==> flow/design.v <==
`timescale 1ns / 1ps
module alu(
    input [15:0] x,
    input [15:0] y,
    input zx,
    input nx,
    input zy,
    input ny,
    input f,
    input no,
    output [15:0] out,
    output zr,
    output ng
    );
    reg [15:0] x1, y1, result;
    reg zr_1, ng_1;
    always @(*) begin
        if (zx) x1 = 16'b0;  
        else x1 = x;
        if (zy) y1 = 16'b0;  
        else y1 = y;
        if (nx) x1 = ~x1; 
        if (ny) y1 = ~y1;
        if (f) result = x1 + y1;  
        else result = x1 & y1;  
        if (no) result = ~result;
        if (result == 0) zr_1 = 1'b1;
        else zr_1 = 1'b0;
        if (result[15]) ng_1 = 1'b1;  
        else ng_1 = 1'b0;
    end
    assign out = result;
    assign zr = zr_1;
    assign ng = ng_1;
endmodule
`timescale 1ns / 1ps
module cpu16(
    input [15:0] inM,
    input [15:0] instruction,
    input reset,
    input clk,
    output [15:0] outM,
    output writeM,
    output [14:0] addressM,
    output [14:0] pc
    );
    wire [15:0] aluoutput, out1, outA, out2, outD;
    wire isZero, isNeg;
    wire a_instruction, c_instruction, loadA, loadD;
    assign a_instruction = !instruction[15];
    assign c_instruction = instruction[15];
    mux_2to1 mux1 (.a(instruction), .b(aluoutput), .sel(instruction[15]), .out(out1));  
    assign loadA = a_instruction || c_instruction && instruction[5];
    register a_reg (.in(out1), .clk(clk), .rst(reset), .load(loadA), .out(outA));
    assign loadD = c_instruction && instruction[4];
    register d_reg (.in(aluoutput), .clk(clk), .rst(reset), .load(loadD), .out(outD));
    mux_2to1 mux2 (.a(outA), .b(inM), .sel(instruction[12]), .out(out2));
    alu alu1 (.x(outD), .y(out2), .zx(instruction[11]), .nx(instruction[10]), .zy(instruction[9]), .ny(instruction[8]), .f(instruction[7]), .no(instruction[6]), .out(aluoutput), .zr(isZero), .ng(isNeg));
    assign writeM = c_instruction && instruction[3];
    assign outM = aluoutput;
    assign addressM = outA[14:0];
    assign isPos = !isNeg && !isZero;
    assign JLT = isNeg && instruction[2];  
    assign JGT = isPos && instruction[0];  
    assign JEQ = isZero && instruction[1];  
    assign JLE = JLT || JEQ;  
    assign condition_met = JLE || JGT;  
    assign loadPC = c_instruction && condition_met;
    program_counter program_c (.in(outA), .reset(reset), .load(loadPC), .inc(1'b1), .clk(clk), .out(pc_full));
    assign pc = pc_full[14:0];
endmodule
`timescale 1ns / 1ps
module mux_2to1(
    input [15:0] a,
    input [15:0] b,
    input sel,
    output [15:0] out
    );
    assign out = (sel == 0) ? a : b;  
endmodule
`timescale 1ns / 1ps
module program_counter(
    input [15:0] in,
    input reset,
    input load,
    input inc,
    input clk,
    output reg [15:0] out
    );
    always @(posedge clk) begin
        if (reset) begin
            out <= 16'b0;
        end
        else if (load) begin
            out <= in;
        end
        else if (inc) begin
            out <= out + 1'b1;
        end
        else begin
            out <= out;  
        end
    end
endmodule
`timescale 1ns / 1ps
module register(
    input [15:0] in,
    input clk,
    input rst,
    input load,
    output reg [15:0] out
    );
    always @(posedge clk) begin
        if (rst) begin
            out <= 16'b0;
        end
        else if (load) begin
            out <= in;  
        end
    end
endmodule
Tool chain data of cpu16
The steps from the RTL of cpu16 to its reports follow in flow order.
Lines are those of the file above, counted from 1.
Library cell names are shortened.
Not given: --
- top module: cpu16
- clock input: clk
- cell library: sky130hd
- library corner: tt_025C_1v80

After elaboration
Yosys after proc, flatten, opt, wreduce and memory -nomap, before mapping. Enables and synchronous resets that opt folds into registers are not counted as muxes. Memory bits, and registers merged into a memory's read port (data or address), are not among the register bits. Print and check cells are not counted. Equal cells are merged and count once.
- flip-flop bits (word level) at 32
- latch bits: 0
- bits in writable memories at 0
- memory bits (read-only): 0
- clocked read ports x word width: 0
- memory cells: 0
- input port bits at 34
- output and inout port bits: 47
- elaborated cells at 20
- noted add/sub/neg operators: 1
- multipliers at 0
- divide/modulo/power cells: 0
- $lt $le $gt $ge at 0
- equality and inequality tests at 0
- shift-type cells at 0
- mux-type cells at 8
- noted bitwise gates (word level): 4
- reductions and logical operators at 5
- operators by type and width (kind ; number):
    16-bit 2-to-1 mux ; 8
    16-bit NOT ; 3
    16-bit adder ; 1
    16-bit bitwise AND ; 1
    1-bit logical AND ; 3
    1-bit logical OR ; 1
    1-bit logical NOT ; 1

Longest topological paths
Yosys ltp: most cells in a row. Word level: on the elaborated netlist, between registers, memories and ports. Mapped: between sequential cells and ports; inverters and the memories' decode and read muxes count.
- depth after elaboration: 9
- ABC_AREA at 0
- noted depth in mapped cells: 15
- gate-level depth less buffers: 13

Mapped cells and area
Source: synth_stat.txt of the flow (Yosys; design flattened, memories mapped). It holds for the ABC_AREA given above (unset counts as 0); a run with the other value may have another netlist.
Totals and module areas in this step are rounded.
- cell types (type ; number ; area in all (um2)):
    dfxtp_1 ; 32 ; 640.614
    mux2i_1 ; 34 ; 340.326
    xnor2_1 ; 36 ; 315.302
    buf_4 ; 32 ; 240.23
    ha_1 ; 16 ; 200.192
    xor2_1 ; 22 ; 192.685
    nor2_1 ; 43 ; 161.405
    nand2_1 ; 32 ; 120.115
    a21oi_1 ; 23 ; 115.11
    nand2b_1 ; 17 ; 106.352
    a211oi_1 ; 12 ; 90.086
    clkbuf_1 ; 19 ; 71.318
    o21ai_0 ; 14 ; 70.067
    a21o_1 ; 7 ; 52.55
    inv_1 ; 11 ; 41.29
    a31oi_1 ; 6 ; 37.536
    or3_1 ; 6 ; 37.536
    buf_6 ; 3 ; 33.782
Not listed: further types 38, cells in them 65.
- mapped cells: 430
- mapped area: 3370 um2
- area of sequential cells: 641 um2
- flip-flop cells at 32
The figures by module come from a second, unflattened synthesis with its own total; it is not the netlist above.
- cells (unflattened synthesis): 394
- area (unflattened synthesis): 3590 um2
Rows give one instance, submodules left out.
- by module (module ; instances ; cells ; area (um2) ; sequential area (um2)):
    alu ; 1 ; 235 ; 1800 ; 0.0
    register ; 2 ; 52 ; 581 ; 320
    mux_2to1 ; 2 ; 18 ; 249 ; 0.0
    cpu16 ; 1 ; 19 ; 135 ; 0.0

Timing after synthesis
Path of least setup slack by OpenSTA after synthesis, without wires, with an ideal clock, recovery checks aside; 20% of the period is set as input and as output delay. Where synthesis merged equal registers, the netlist keeps one of their names.
- path type: input-to-output
- from: input instruction[12]
- to: output outM[11]
- noted clock period: 5.14 ns
- noted input delay: 1.028 ns
- external output delay at 1.028 ns
- noted data arrival time: 4.119 ns
- data required time at 4.112 ns
- setup slack at -0.007 ns
- noted path delay: 3.091 ns
- stages: 13
- period reached after synthesis: 5.147 ns
"path delay" is the arrival time less input delay plus setup time.
A path that ends at an output port has no setup time.
"stages" counts driving pins, that of a launching flip-flop among them; a cell with two outputs on the path counts twice.
"period reached after synthesis" is the clock period less the worst setup slack; recovery checks do not enter. This is arithmetic on one report: input and output delays are still those of the set period (20% each).
The rows between start and end are the longest chain of elaborated cells between them; the timing report does not say that the signal goes this way. Where chains are equally long, one stands for them.
Each line given opens the expression or statement behind the cell; cells for indexed reads and writes are added by Yosys, which also makes memories of some case tables.
- path through: clkbuf_1 clkbuf_1 mux2i_1 nor2_1 xor2_1 ha_1 a21o_1 a21oi_2 a31oi_2 o31ai_4 mux2i_1 or3_1 and2_1
- length of the longest elaborated chain at 8
- elaborated cells on any way between the ends: 9
- source lines of those cells: 6
- RTL lines, path after synthesis (what ; RTL line ; RTL):
    start: declaration ; 39 ; input [15:0] instruction,
    16-bit 2-to-1 mux ; 79 ; assign out = (sel == 0) ? a : b;
    16-bit 2-to-1 mux ; 20 ; if (zy) y1 = 16'b0;
    16-bit NOT ; 23 ; if (ny) y1 = ~y1;
    16-bit 2-to-1 mux ; 23 ;
    16-bit adder ; 24 ; if (f) result = x1 + y1;
    16-bit 2-to-1 mux ; 24 ;
    16-bit NOT ; 26 ; if (no) result = ~result;
    16-bit 2-to-1 mux ; 26 ;
    end: declaration ; 42 ; output [15:0] outM,

Path in the finished layout
From the final timing report of flow run A: the path of least setup slack in the routed layout; clock arrival at registers is part of the times.
- path type: input-to-output
- from: input instruction[12]
- to: output outM[11]
- noted clock period: 3.86 ns
- noted input delay: 0.77 ns
- external output delay at 0.77 ns
- noted data arrival time: 3.41 ns
- data required time at 3.09 ns
- setup slack at -0.32 ns
- stages: 13
The rows between start and end are the longest chain of elaborated cells between them; the timing report does not say that the signal goes this way. Where chains are equally long, one stands for them.
- path through: buf_12 mux2i_1 nor2_1 xor2_1 ha_1 o21a_1 o211ai_1 a31oi_4 o31ai_4 mux2i_1 or3_1 and2_1 buf_2
- length of the longest elaborated chain at 8
- elaborated cells on any way between the ends: 9
- source lines of those cells: 6
- RTL lines, path post-layout (what ; RTL line ; RTL):
    start: declaration ; 39 ; input [15:0] instruction,
    16-bit 2-to-1 mux ; 79 ; assign out = (sel == 0) ? a : b;
    16-bit 2-to-1 mux ; 20 ; if (zy) y1 = 16'b0;
    16-bit NOT ; 23 ; if (ny) y1 = ~y1;
    16-bit 2-to-1 mux ; 23 ;
    16-bit adder ; 24 ; if (f) result = x1 + y1;
    16-bit 2-to-1 mux ; 24 ;
    16-bit NOT ; 26 ; if (no) result = ~result;
    16-bit 2-to-1 mux ; 26 ;
    end: declaration ; 42 ; output [15:0] outM,

==> runs of cpu16 <==
Measured data: module cpu16, platform sky130hd, 2 stored runs of the flow under differing settings, order arbitrary. Input and output delays are each 20% of the period that was set; the output load is 0.01 pF.
"time used up by the worst setup path": the worst setup path's part of the clock period (all of it between registers, 20% less for each end at a port) less its slack. A launch clock that arrives late makes it longer, a capture clock that arrives late makes it shorter.
By "total power after layout" is meant OpenSTA's value without simulated activity: inputs other than the clock are taken to toggle once in ten clock periods, and the tool carries that through the logic.
Measured values are rounded.

Flow run A

==> flow/run.sh <==
#!/bin/bash
# the make line also repeats the synthesis and layout settings of config.mk as NAME=value (left out here)
make -C /OpenROAD-flow-scripts/flow DESIGN_CONFIG=/design/flow/config.mk WORK_HOME=/design/flow/orfs CLKGATE_MAP_FILE= finish
==> flow/config.mk <==
export PLATFORM = sky130hd
export DESIGN_NAME = cpu16
export DESIGN_NICKNAME = cpu16
export VERILOG_FILES = /design/flow/design.v
export SDC_FILE = /design/flow/constraint.sdc
export NUM_CORES = 4
export LEC_CHECK = 0
export CAP_MARGIN = 20
export CORE_MARGIN = 2
export CORE_UTILIZATION = 49
export GPL_ROUTABILITY_DRIVEN = 0
export MAX_ROUTING_LAYER = met4
export PLACE_DENSITY_LB_ADDON = 0.28
export SETUP_SLACK_MARGIN = -0.34
export SLEW_MARGIN = 20
==> flow/constraint.sdc <==
create_clock -name core_clock -period 3.86 [get_ports {clk}]
set_input_delay 0.7720 -clock core_clock [delete_from_list [all_inputs] [get_ports {clk}]]
set_output_delay 0.7720 -clock core_clock [all_outputs]
set_load 0.01 [all_outputs]

Measured in flow run A:
- noted the Yosys chip area after synthesis: 3370 um2
- die area at 7570 um2
- noted the area of the standard cells in the finished layout: 4750 um2
- noted the post-layout utilization: 70.7%
- worst setup slack after layout at -0.322 ns
- noted the total negative setup slack: -2.45 ns
- noted the total power after layout: 1810 µW
- noted the time used up by the worst setup path: 2.64 ns
- worst setup path type: input-to-output

Flow run B

==> flow/run.sh <==
#!/bin/bash
# the make line also repeats the synthesis and layout settings of config.mk as NAME=value (left out here)
make -C /OpenROAD-flow-scripts/flow DESIGN_CONFIG=/design/flow/config.mk WORK_HOME=/design/flow/orfs CLKGATE_MAP_FILE= finish
==> flow/config.mk <==
export PLATFORM = sky130hd
export DESIGN_NAME = cpu16
export DESIGN_NICKNAME = cpu16
export VERILOG_FILES = /design/flow/design.v
export SDC_FILE = /design/flow/constraint.sdc
export NUM_CORES = 4
export LEC_CHECK = 0
export CAP_MARGIN = 20
export CELL_PAD_IN_SITES_DETAIL_PLACEMENT = 1
export CELL_PAD_IN_SITES_GLOBAL_PLACEMENT = 3
export CORE_MARGIN = 2
export CORE_UTILIZATION = 52
export MAX_ROUTING_LAYER = met4
export MIN_ROUTING_LAYER = met2
export SETUP_SLACK_MARGIN = 1.19
export SLEW_MARGIN = 20
==> flow/constraint.sdc <==
create_clock -name core_clock -period 4.86 [get_ports {clk}]
set_input_delay 0.9720 -clock core_clock [delete_from_list [all_inputs] [get_ports {clk}]]
set_output_delay 0.9720 -clock core_clock [all_outputs]
set_load 0.01 [all_outputs]

Flow run B: stopped before the end: placement reported GPL-0301.
